==> flow/design.v <==
module smbus_axis
(
   input            ap_clk,
   input 	    quiesce,
   input [7:0]      from_host_smb_tdata,
   output           from_host_smb_tready,
   input            from_host_smb_tvalid,
   input            from_host_smb_open,
   output reg [7:0] to_host_smb_tdata,
   input            to_host_smb_tready,  
   output reg       to_host_smb_tvalid,
   output 	     smb_sclk,
   inout 	     smb_sdata,
   output [1:0]      smbus_addr
 );
   reg [11:0] 	     div_counter;
   reg 		     sclk_logic, sdata_logic, sdata_sample;
   reg 		     SMBus_en, pre_en;
   reg [3:0] 	     state;
   reg 		     first, dir_write, save_direction;
   reg [7:0] 	     write_byte;
   reg [2:0] 	     idx;
   reg 		     write_byte_valid;
   reg 		     open_d, stop_pending;
   parameter 	     clk_freq = 150;  
   parameter st_idle = 0,
	     st_start = 1,
	     st_fetch = 2,
	     st_bit0 = 3,
	     st_bit1 = 4,
	     st_bit2 = 5,
	     st_ack0 = 6,
	     st_ack1 = 7,
	     st_ack2 = 8,
	     st_stop0 = 9,
	     st_stop1 = 10,
	     st_stop2 = 11;  
   assign    smb_sclk = sclk_logic ? 1'bz : 1'b0 ;
   assign    smb_sdata = sdata_logic ? 1'bz : 1'b0 ;
   assign    smbus_addr = 0;
   assign    from_host_smb_tready = !(write_byte_valid || stop_pending);
   always @(posedge ap_clk)
     begin
	SMBus_en <= pre_en;
	sdata_sample <= smb_sdata;
	to_host_smb_tvalid <= SMBus_en && (state == st_ack0) && !dir_write;
	open_d <= from_host_smb_open;
	if (open_d && !from_host_smb_open)
	  stop_pending <= 1;
	if (from_host_smb_tready && from_host_smb_tvalid)
	  begin
	     write_byte <= to_host_smb_tdata;
	     write_byte_valid <= 1;  
	  end
	if (div_counter == ((clk_freq * 10) - 1))
	  begin
	     div_counter <= 0;
	     pre_en <= 1;
	  end
	else
	  begin
	     div_counter <= div_counter + 1;
	     pre_en <= 0;	     
	  end
 	if (SMBus_en)
	  case (state)
	    st_idle:
	      begin
		 sclk_logic <= 1;
		 sdata_logic <= 1;
		 stop_pending <= 0;
		 if (write_byte_valid)
		   state <= st_start;
	      end
	    st_start: 
	      begin
		 sdata_logic <= 0;  
		 first <= 1;
		 dir_write <= 1;
		 state <= st_fetch;
	      end
	    st_fetch:
	      begin
		 sclk_logic <= 0;
		 idx <= 7;
		 state <= st_bit0;
	      end
	    st_bit0:
	      begin
		 if (dir_write)
		   sdata_logic <= write_byte[idx];
		 else
		   sdata_logic <= 1;  
		 state <= st_bit1;
	      end
	    st_bit1:
	      begin
		 sclk_logic <= 1;
		 to_host_smb_tdata[idx] <= sdata_sample;
		 state <= st_bit2;
	      end
	    st_bit2:
	      begin
		 sclk_logic <= 0;
		 idx <= idx - 1;
		 if (idx != 0)
		   state <= st_bit0;
		 else
		   state <= st_ack0;
	      end
	    st_ack0:
	      begin
		 if (dir_write)
		   sdata_logic <= 1;  
		 else
		   sdata_logic <= 0;  
		 save_direction <= !write_byte[0];
		 state <= st_ack1;
	      end
	    st_ack1:
	      if (!dir_write || !sdata_sample || stop_pending)
		begin
		   state <= st_ack2;  
		   write_byte_valid <= 0;
		end
	    st_ack2:
	      begin
		 sclk_logic <= 1;
		 if (write_byte_valid)
		   begin
		      if (first)
			dir_write <= save_direction;
		      first <= 0;
		      state <= st_fetch;
		   end
		 else if (stop_pending && dir_write)
		   state <= st_stop0;
		 else if (stop_pending)
		   state <= st_stop2;  
	      end
	    st_stop0:
	      begin
		 sclk_logic <= 0;
		 state <= st_stop1;
	      end
	    st_stop1:
	      begin
		 sdata_logic <= 0;
		 state <= st_stop2;
	      end
	    default:  
	      begin
		 sclk_logic <= 1;
		 write_byte_valid <= 0;
		 state <= st_idle; 
	      end
	  endcase
	if (quiesce)  
	  begin
	     state <= st_idle;
	     stop_pending <= 0;
	     write_byte_valid <= 0;
	  end
     end
endmodule 
# Step by step through the tools: smbus_axis

The steps from the RTL of smbus_axis to its reports follow in flow order.
Line numbers count from 1 in the design file above.
Operators: Yosys type, input widths -> output width; for muxes data width and select width s.
The mark -- stands for no value.

Top module: smbus_axis
Clock input: ap_clk
Library: sky130hd
Library corner: tt_025C_1v80

# After elaboration

Counts by Yosys on the flattened word-level netlist (proc, flatten, opt, wreduce; memories kept). Register bits leave out memories and registers merged into their read ports (data or address). Print and check cells are left out. Cells with the same type and inputs are merged into one.

Bits in registers: 47
Bits of input ports: 13
Output and inout bits: 14

Add/subtract/negate cells: 3
Equal/unequal tests: 16
Shifts and indexed selects: 3
Multiplexer cells: 27
Bitwise logic cells: 4
Reduce/logical cells: 30

Operators by type and width:

| cell                  | number |
| $pmux 4 s11           | 1 |
| $mux 4                | 5 |
| $eq 4x3->1 const B    | 4 |
| $mux 1                | 14 |
| $add 12x1->12 const B | 1 |
| $eq 12x11->1 const B  | 1 |
| $eq 4x4->1 const B    | 3 |
| $reduce_or 10->1      | 1 |
| $reduce_and 2->1      | 5 |
| $shift 1x4->8         | 1 |
| $shift 1x4->8 const A | 1 |
| $ne 2x2->1 const B    | 4 |
| $eq 4x2->1 const B    | 2 |
| $reduce_and 4->1      | 2 |
| $shiftx 8x3->1        | 1 |
| $and 8x8->8           | 1 |
| $or 8x8->8            | 1 |
| $not 8->8             | 1 |
| $pmux 1 s2            | 4 |
| $pmux 3 s2            | 1 |
| $logic_and 1x1->1     | 5 |
| $logic_not 1->1       | 5 |
| $reduce_or 5->1       | 1 |
| $reduce_bool 2->1     | 2 |
| $neg 3->4             | 1 |
| $eq 4x1->1 const B    | 1 |
| $ne 4x4->1 const B    | 1 |
| $logic_not 4->1       | 1 |

Not listed: further kinds 10, cells in them 12.

# Depth

Depth = most cells in a row (Yosys ltp): at word level without a register or memory, in the mapped netlist without a sequential cell, where the memories' decode and read muxes count.

Depth in word-level cells: 7
ABC_AREA: 0
Depth in mapped cells: 6
Depth with buffers taken out: 6

# Synthesis result

Source: synth_stat.txt of the flow (Yosys; design flattened, memories mapped). It holds for the ABC_AREA given above (unset counts as 0); a run with the other value may have another netlist.

Cell types:

| cell type                 | number |
| sky130_fd_sc_hd__dfxtp_1  | 30 |
| sky130_fd_sc_hd__edfxtp_1 | 15 |
| sky130_fd_sc_hd__ha_1     | 7 |
| sky130_fd_sc_hd__nor2_1   | 21 |
| sky130_fd_sc_hd__inv_1    | 17 |
| sky130_fd_sc_hd__nand2_1  | 14 |
| sky130_fd_sc_hd__a21boi_0 | 6 |
| sky130_fd_sc_hd__a21oi_1  | 8 |
| sky130_fd_sc_hd__mux2i_1  | 4 |
| sky130_fd_sc_hd__nand3_1  | 8 |
| sky130_fd_sc_hd__buf_4    | 5 |
| sky130_fd_sc_hd__xnor2_1  | 4 |
| sky130_fd_sc_hd__o21ai_0  | 4 |
| sky130_fd_sc_hd__or4b_1   | 2 |
| sky130_fd_sc_hd__nand4_1  | 3 |
| sky130_fd_sc_hd__nor4_1   | 3 |
| sky130_fd_sc_hd__xor2_1   | 2 |
| sky130_fd_sc_hd__nor3_4   | 1 |

Not listed: further types 28, cells in them 39.

Cell count: 193
Cell area after synthesis: 0.0019506 mm^2
Mapped flip-flops: 45

# Path before layout

Path of least setup slack by OpenSTA after synthesis, without wires, with an ideal clock, recovery checks aside; 20% of the period is set as input and as output delay. Where synthesis merged equal registers, the netlist keeps one of their names.

Kind: reg2reg
From: register idx[0]
To: register to_host_smb_tdata[4]
Period: 2.97 ns
Library setup time: 0.264 ns
Time at the first pin: 0.000 ns
Data arrival time: 1.453 ns
Setup slack: 1.254 ns
Delay of the path: 1.717 ns
Stages: 6
Buffers on the path: 0
Synthesis period reached: 1.716 ns

"delay of the path" = arrival - input delay + setup time.
"stages" counts driving pins, that of a launching flip-flop among them; a cell with two outputs on the path counts twice.
"synthesis period reached" = period - worst setup slack (recovery checks aside). The figure is calculated, with input and output delays left at 20% of the set period.
The rows between start and end are the longest chain of elaborated cells between them; the timing report does not say that the signal goes this way. Where chains are equally long, one stands for them.
Each line given opens the expression or statement behind the cell; cells for indexed reads and writes are added by Yosys, which also makes memories of some case tables.

Cells stage by stage: sky130_fd_sc_hd__edfxtp_1 > sky130_fd_sc_hd__inv_1 > sky130_fd_sc_hd__ha_1 > sky130_fd_sc_hd__ha_1 > sky130_fd_sc_hd__inv_1 > sky130_fd_sc_hd__o41a_1
Cells in the longest elaborated chain: 5
Elaborated cells between the ends (all ways): 6
RTL lines with such cells: 1
Those cells by class: add/sub: 1; shift: 2; logic: 3

RTL lines, path after synthesis:

| what            | line | source |
| start, declared | 22   | `reg [2:0] idx;` |
| start, assigned | 85   | `idx <= 7;` |
| start, assigned | 105  | `idx <= idx - 1;` |
| $neg 3->4       | 99   | `to_host_smb_tdata[idx] <= sdata_sample;` |
| $shift 1x4->8   | 99   |  |
| $not 8->8       | 99   |  |
| $and 8x8->8     | 99   |  |
| $or 8x8->8      | 99   |  |
| end, assigned   | 99   |  |
| end, declared   | 9    | `output reg [7:0] to_host_smb_tdata,` |

# Timing after layout

Path of least setup slack in the final report of job 1 (OpenROAD, finished layout, wires in). Where an end is a register, its clock arrival counts in the times.

Kind: reg2out
From: register write_byte_valid
To: output from_host_smb_tready
Period: 2.89 ns
Output delay: 0.58 ns
Time at the first pin: 0.29 ns
Data arrival time: 1.38 ns
Setup slack: 0.93 ns
Stages: 3
Buffers on the path: 1

The rows between start and end are the longest chain of elaborated cells between them; the timing report does not say that the signal goes this way. Where chains are equally long, one stands for them.
At most two assigning lines are given for a register; there are more.

Cells stage by stage: sky130_fd_sc_hd__dfxtp_1 > sky130_fd_sc_hd__nor2_1 > sky130_fd_sc_hd__clkdlybuf4s50_1
Cells in the longest elaborated chain: 2
Elaborated cells between the ends (all ways): 2
RTL lines with such cells: 1
Those cells by class: reduce/logical: 2

RTL lines, path after layout:

| what             | line | source |
| start, declared  | 23   | `reg write_byte_valid;` |
| start, assigned  | 53   | `write_byte_valid <= 1;` |
| start, assigned  | 124  | `write_byte_valid <= 0;` |
| $logic_or 1x1->1 | 41   | `assign    from_host_smb_tready = !(write_byte_valid \|\| stop_pending);` |
| $logic_not 1->1  | 41   |  |
| end, declared    | 6    | `output           from_host_smb_tready,` |

Wiki page: smbus_axis / flow data

Record of 2 stored runs of the RTL-to-layout flow on smbus_axis, platform sky130hd. The runs are unordered. Constraints: input delay and output delay 20% of the set period each, output load 0.01 pF.
By "time on the worst setup path" is meant the share of the clock period that the worst setup path is allowed (20% is reserved at inputs, 20% at outputs), minus its slack. Clock arrival times at its registers enter into it.
"total power of the final layout" is the tool's figure for a default switching activity; nothing was simulated.
Settings: - = not set for that run.

| setting or result                       | job 1     | job 2     |
| period_ns                               | 2.89      | 2.77      |
| CORE_UTILIZATION                        | 17        | 29        |
| HOLD_SLACK_MARGIN                       | -0.09     | 0.21      |
| CORE_ASPECT_RATIO                       | 1.99      | -         |
| CORE_MARGIN                             | 7         | 10        |
| CELL_PAD_IN_SITES_GLOBAL_PLACEMENT      | 0         | -         |
| TNS_END_PERCENT                         | 30        | 70        |
| GPL_TIMING_DRIVEN                       | 1         | -         |
| SLEW_MARGIN                             | 25        | 35        |
| MIN_ROUTING_LAYER                       | met1      | met1      |
| CAP_MARGIN                              | 20        | 5         |
| SETUP_SLACK_MARGIN                      | -         | 0.32      |
| PLACE_DENSITY_LB_ADDON                  | -         | 0.14      |
| CELL_PAD_IN_SITES_DETAIL_PLACEMENT      | -         | 2         |
| cell area after synthesis (mm^2)        | 0.0019506 | 0.0019506 |
| worst setup slack after layout (ns)     | 0.931     | 0.812     |
| time on the worst setup path (ns)       | 1.38      | 1.40      |
| critical path kind                      | reg2out   | reg2out   |
| total power of the final layout (mW)    | 1.224     | 1.233     |
| standard-cell area after routing (mm^2) | 0.0023548 | 0.0022622 |
| setup TNS (ns)                          | 0.000     | 0.000     |
| die area (mm^2)                         | 0.0148487 | 0.0104071 |
